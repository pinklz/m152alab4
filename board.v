==> flow/design.v <==
`timescale 1ns / 1ps
module board(
    input clk,              
    input reset,            
    input pause,
    input [9:0] x_initial,  
    input move_left,        
    input move_right,       
    input [9:0] screen_width,  
    input [9:0] paddle_width,   
    input [9:0] y_initial,
    input [9:0] current_x,
    input move_clk,
    output start_out,
    output reg [9:0] x_pos  
);
reg start = 1;
reg s;
wire [9:0] left_limit = 0;
wire [9:0] right_limit = screen_width - paddle_width;
always @(posedge clk) begin
    if (reset || start) begin
        x_pos <= x_initial;
        s <= 0;
    end
    if (s == 0) begin
        if (!pause) begin
               if (move_left ) begin 
                   x_pos <= x_pos - 1;  
               end
               else if (move_right) begin 
                   x_pos <= x_pos + 1;  
               end
           end else begin
               x_pos <= x_pos;
           end
    end
    else begin
        s <= 0;     
        if (!pause) begin
           if (move_left ) begin 
               x_pos <= x_pos - 1;  
           end
           else if (move_right) begin 
               x_pos <= x_pos + 1;  
           end
       end else begin
           x_pos <= x_pos;
       end
    end
end
assign start_out = s;
endmodule
# ---- From RTL to reports: board
# Tool output for the design above, in the order of the flow.
# Lines are those of the file above, counted from 1.
# Library cell names are shortened.
# The mark n/a stands for no value.
dict set report setup {
  top {board}
  clock {clk}
  cell_library {sky130hd}
  corner {tt_025C_1v80}
}

# ---- Elaborated design
# Yosys after proc, flatten, opt, wreduce and memory -nomap, before mapping. Enables and synchronous resets that opt folds into registers are not counted as muxes. Memory bits, and registers merged into a memory's read port (data or address), are not among the register bits. Print and check cells are not counted. Equal cells are merged and count once.
dict set report op_classes {
  shift 0
  reduce_logical 0
  n_logic 0
  compare 0
  add_sub_neg 2
  eq_ne 0
  mux 2
  multipliers 0
  n_div 0
}
# op count
set ops {}
lappend ops {{2-to-1 mux 10 bit} 2}
lappend ops {{adder 10 x 1 -> 10 bit (second input constant)} 1}
lappend ops {{subtractor 10 x 1 -> 10 bit (second input constant)} 1}
dict set report bits {
  out_inout_bits 11
  wordCells 5
  clocked_rd_ports_x_width 0
  memories 0
  latch_bits 0
  ff_bits 10
  in_bits 56
  ramBits 0
  rom_bits 0
}

# ---- Depth
# Depth = most cells in a row (Yosys ltp): at word level without a register or memory, in the mapped netlist without a sequential cell, where the memories' decode and read muxes count.
dict set report depth {
  ltp_word 3
  abc_area 0
  ltp_mapped 6
  mapped_depth_nobuf 6
}

# ---- Netlist
# Yosys stat after the flow's synthesis: flattened, memories mapped to cells. It holds for the ABC_AREA given above (unset counts as 0); a run with the other value may have another netlist.
# The area totals of this step are shown rounded.
# type count type_area_um2
set types {}
lappend types {edfxtp_1 10 300.288}
lappend types {xnor2_1 4 35.034}
lappend types {nand2_1 8 30.029}
lappend types {nor2_1 8 30.029}
lappend types {inv_1 7 26.275}
lappend types {ha_1 2 25.024}
lappend types {a211oi_1 3 22.522}
lappend types {mux2i_1 2 20.019}
lappend types {nand3_1 4 20.019}
lappend types {nand3_2 2 20.019}
lappend types {nor3_2 2 20.019}
lappend types {nand2b_1 3 18.768}
lappend types {nor4b_1 2 17.517}
lappend types {xor2_1 2 17.517}
lappend types {nor3_4 1 16.266}
lappend types {a21oi_1 3 15.014}
lappend types {a211oi_2 1 12.512}
lappend types {and2_1 2 12.512}
# Not listed: further types 28, cells in them 32.
dict set report mapped {
  seqArea_mm2 0.0003
  cell_count 98
  ff_cells 10
  buf_cells 6
  synth_area_mm2 0.00089
}

# ---- Worst setup path after synthesis
# Path of least setup slack by OpenSTA after synthesis, without wires, with an ideal clock, recovery checks aside; 20% of the period is set as input and as output delay. Where synthesis merged equal registers, the netlist keeps one of their names.
dict set report synth_timing {
  path_kind {register to register}
  start {reg x_pos[0]}
  end {reg x_pos[4]}
  arrival_time_ns 1.455
  clock_period_ns 2.18
  n_path_buf 0
  required_ns 1.926
  slack_ns 0.472
  path_delay_ns 1.709
  setup_time_ns 0.254
  stages 7
  launch_ns 0.000
  synth_period_reached_ns 1.708
}
# "path_delay_ns" = arrival - input delay + setup time.
# "stages" counts driving pins, that of a launching flip-flop among them; a cell with two outputs on the path counts twice.
# "synth_period_reached_ns" is the clock period less the worst setup slack; recovery checks do not enter. This is arithmetic on one report: input and output delays are still those of the set period (20% each).
# Between the ends stands the longest chain of elaborated cells between them, by number of cells; it is not shown to be the way that was timed. Of several equally long chains one is given.
# A line is the first line of the expression or statement that the cell stems from. Yosys adds cells for indexed reads and writes and turns some case tables into memories.
# A register here has more assigning lines than the two given.
dict set report synth_via {
  path_cell_list {edfxtp_1 > inv_1 > ha_1 > inv_1 > or3_1 > xnor2_1 > a21o_1}
  elab_chain_cells 3
  cells_between 4
  classes_between {2 x add/sub; 2 x mux}
}
# element line_no
set synth_lines {}
lappend synth_lines {{start, declared} 15} ;# output reg [9:0] x_pos
lappend synth_lines {{start, assigned} 23} ;# x_pos <= x_initial;
lappend synth_lines {{start, assigned} 29} ;# x_pos <= x_pos - 1;
lappend synth_lines {{adder 10 x 1 -> 10 bit} 32} ;# x_pos <= x_pos + 1;
lappend synth_lines {{2-to-1 mux 10 bit} 31} ;# else if (move_right) begin
lappend synth_lines {{2-to-1 mux 10 bit} 28} ;# if (move_left ) begin
lappend synth_lines {{end, assigned} 29}
lappend synth_lines {{end, assigned} 32}
lappend synth_lines {{end, declared} 15}

# ---- Timing after layout
# From the final timing report of run 1: the path of least setup slack in the routed layout; clock arrival at registers is part of the times.
dict set report layout_timing {
  path_kind {register to output}
  start {reg x_pos[2]}
  end {out x_pos[2]}
  stages 2
  launch_ns 0.24
  slack_ns 0.29
  arrival_time_ns 1.44
  out_delay_ns 0.43
  n_path_buf 1
  clock_period_ns 2.16
  required_ns 1.73
}
# A register here has more assigning lines than the two given.
dict set report layout_via {
  path_cell_list {edfxtp_1 > clkdlybuf4s50_1}
  elab_chain_cells 0
  cells_between 0
  cone_lines 0
}
# element line_no
set layout_lines {}
lappend layout_lines {{start, declared} 15} ;# output reg [9:0] x_pos
lappend layout_lines {{start, assigned} 23} ;# x_pos <= x_initial;
lappend layout_lines {{start, assigned} 29} ;# x_pos <= x_pos - 1;
lappend layout_lines {{end, declared} 15}

# Below are 2 stored runs of the flow (Yosys, OpenROAD; platform sky130hd) on board, each with its settings and what was measured, unordered. Constraints: input delay and output delay 20% of the set period each, output load 0.01 pF.
# "period_reached_ns" is the run's clock period less its worst setup slack. It is reckoned from that one timing run; input and output delays stay at 20% of the period that was set.
# By "critical_path_time_ns" is meant the share of the clock period that the worst setup path is allowed (20% is reserved at inputs, 20% at outputs), minus its slack. Clock arrival times at its registers enter into it.
# By "fin_power_uw" is meant OpenSTA's value without simulated activity: inputs other than the clock are taken to toggle once in ten clock periods, and the tool carries that through the logic.
# Measured values are rounded.
run="run 1" settings period_ns=2.16 CORE_UTILIZATION=15 CAP_MARGIN=20 CORE_MARGIN=2 SLEW_MARGIN=20
run="run 1" results synth_chip_area_mm2=0.00089 final_die_area_mm2=0.00656 layout_stdcell_area_mm2=0.00127 utilization_pct=21.8 worst_setup_slack_ns=0.292 tns_setup_ns=0.000 ws_hold_ns=0.786 fin_power_uw=660 period_reached_ns=1.868 critical_path_time_ns=1.44 worstPathKind="register to output"
run="run 2" settings period_ns=1.27 CORE_UTILIZATION=15 SETUP_SLACK_MARGIN=-0.03 PLACE_DENSITY_LB_ADDON=0.2 CORE_ASPECT_RATIO=0.68 CELL_PAD_IN_SITES_DETAIL_PLACEMENT=0 TNS_END_PERCENT=10 CTS_CLUSTER_DIAMETER=28 CAP_MARGIN=20 CORE_MARGIN=2 SLEW_MARGIN=20
run="run 2" results synth_chip_area_mm2=0.00089 final_die_area_mm2=0.00657 layout_stdcell_area_mm2=0.00157 utilization_pct=27.1 worst_setup_slack_ns=-0.364 tns_setup_ns=-2.36 ws_hold_ns=0.690 fin_power_uw=1290 period_reached_ns=1.634 critical_path_time_ns=1.63 worstPathKind="register to register"
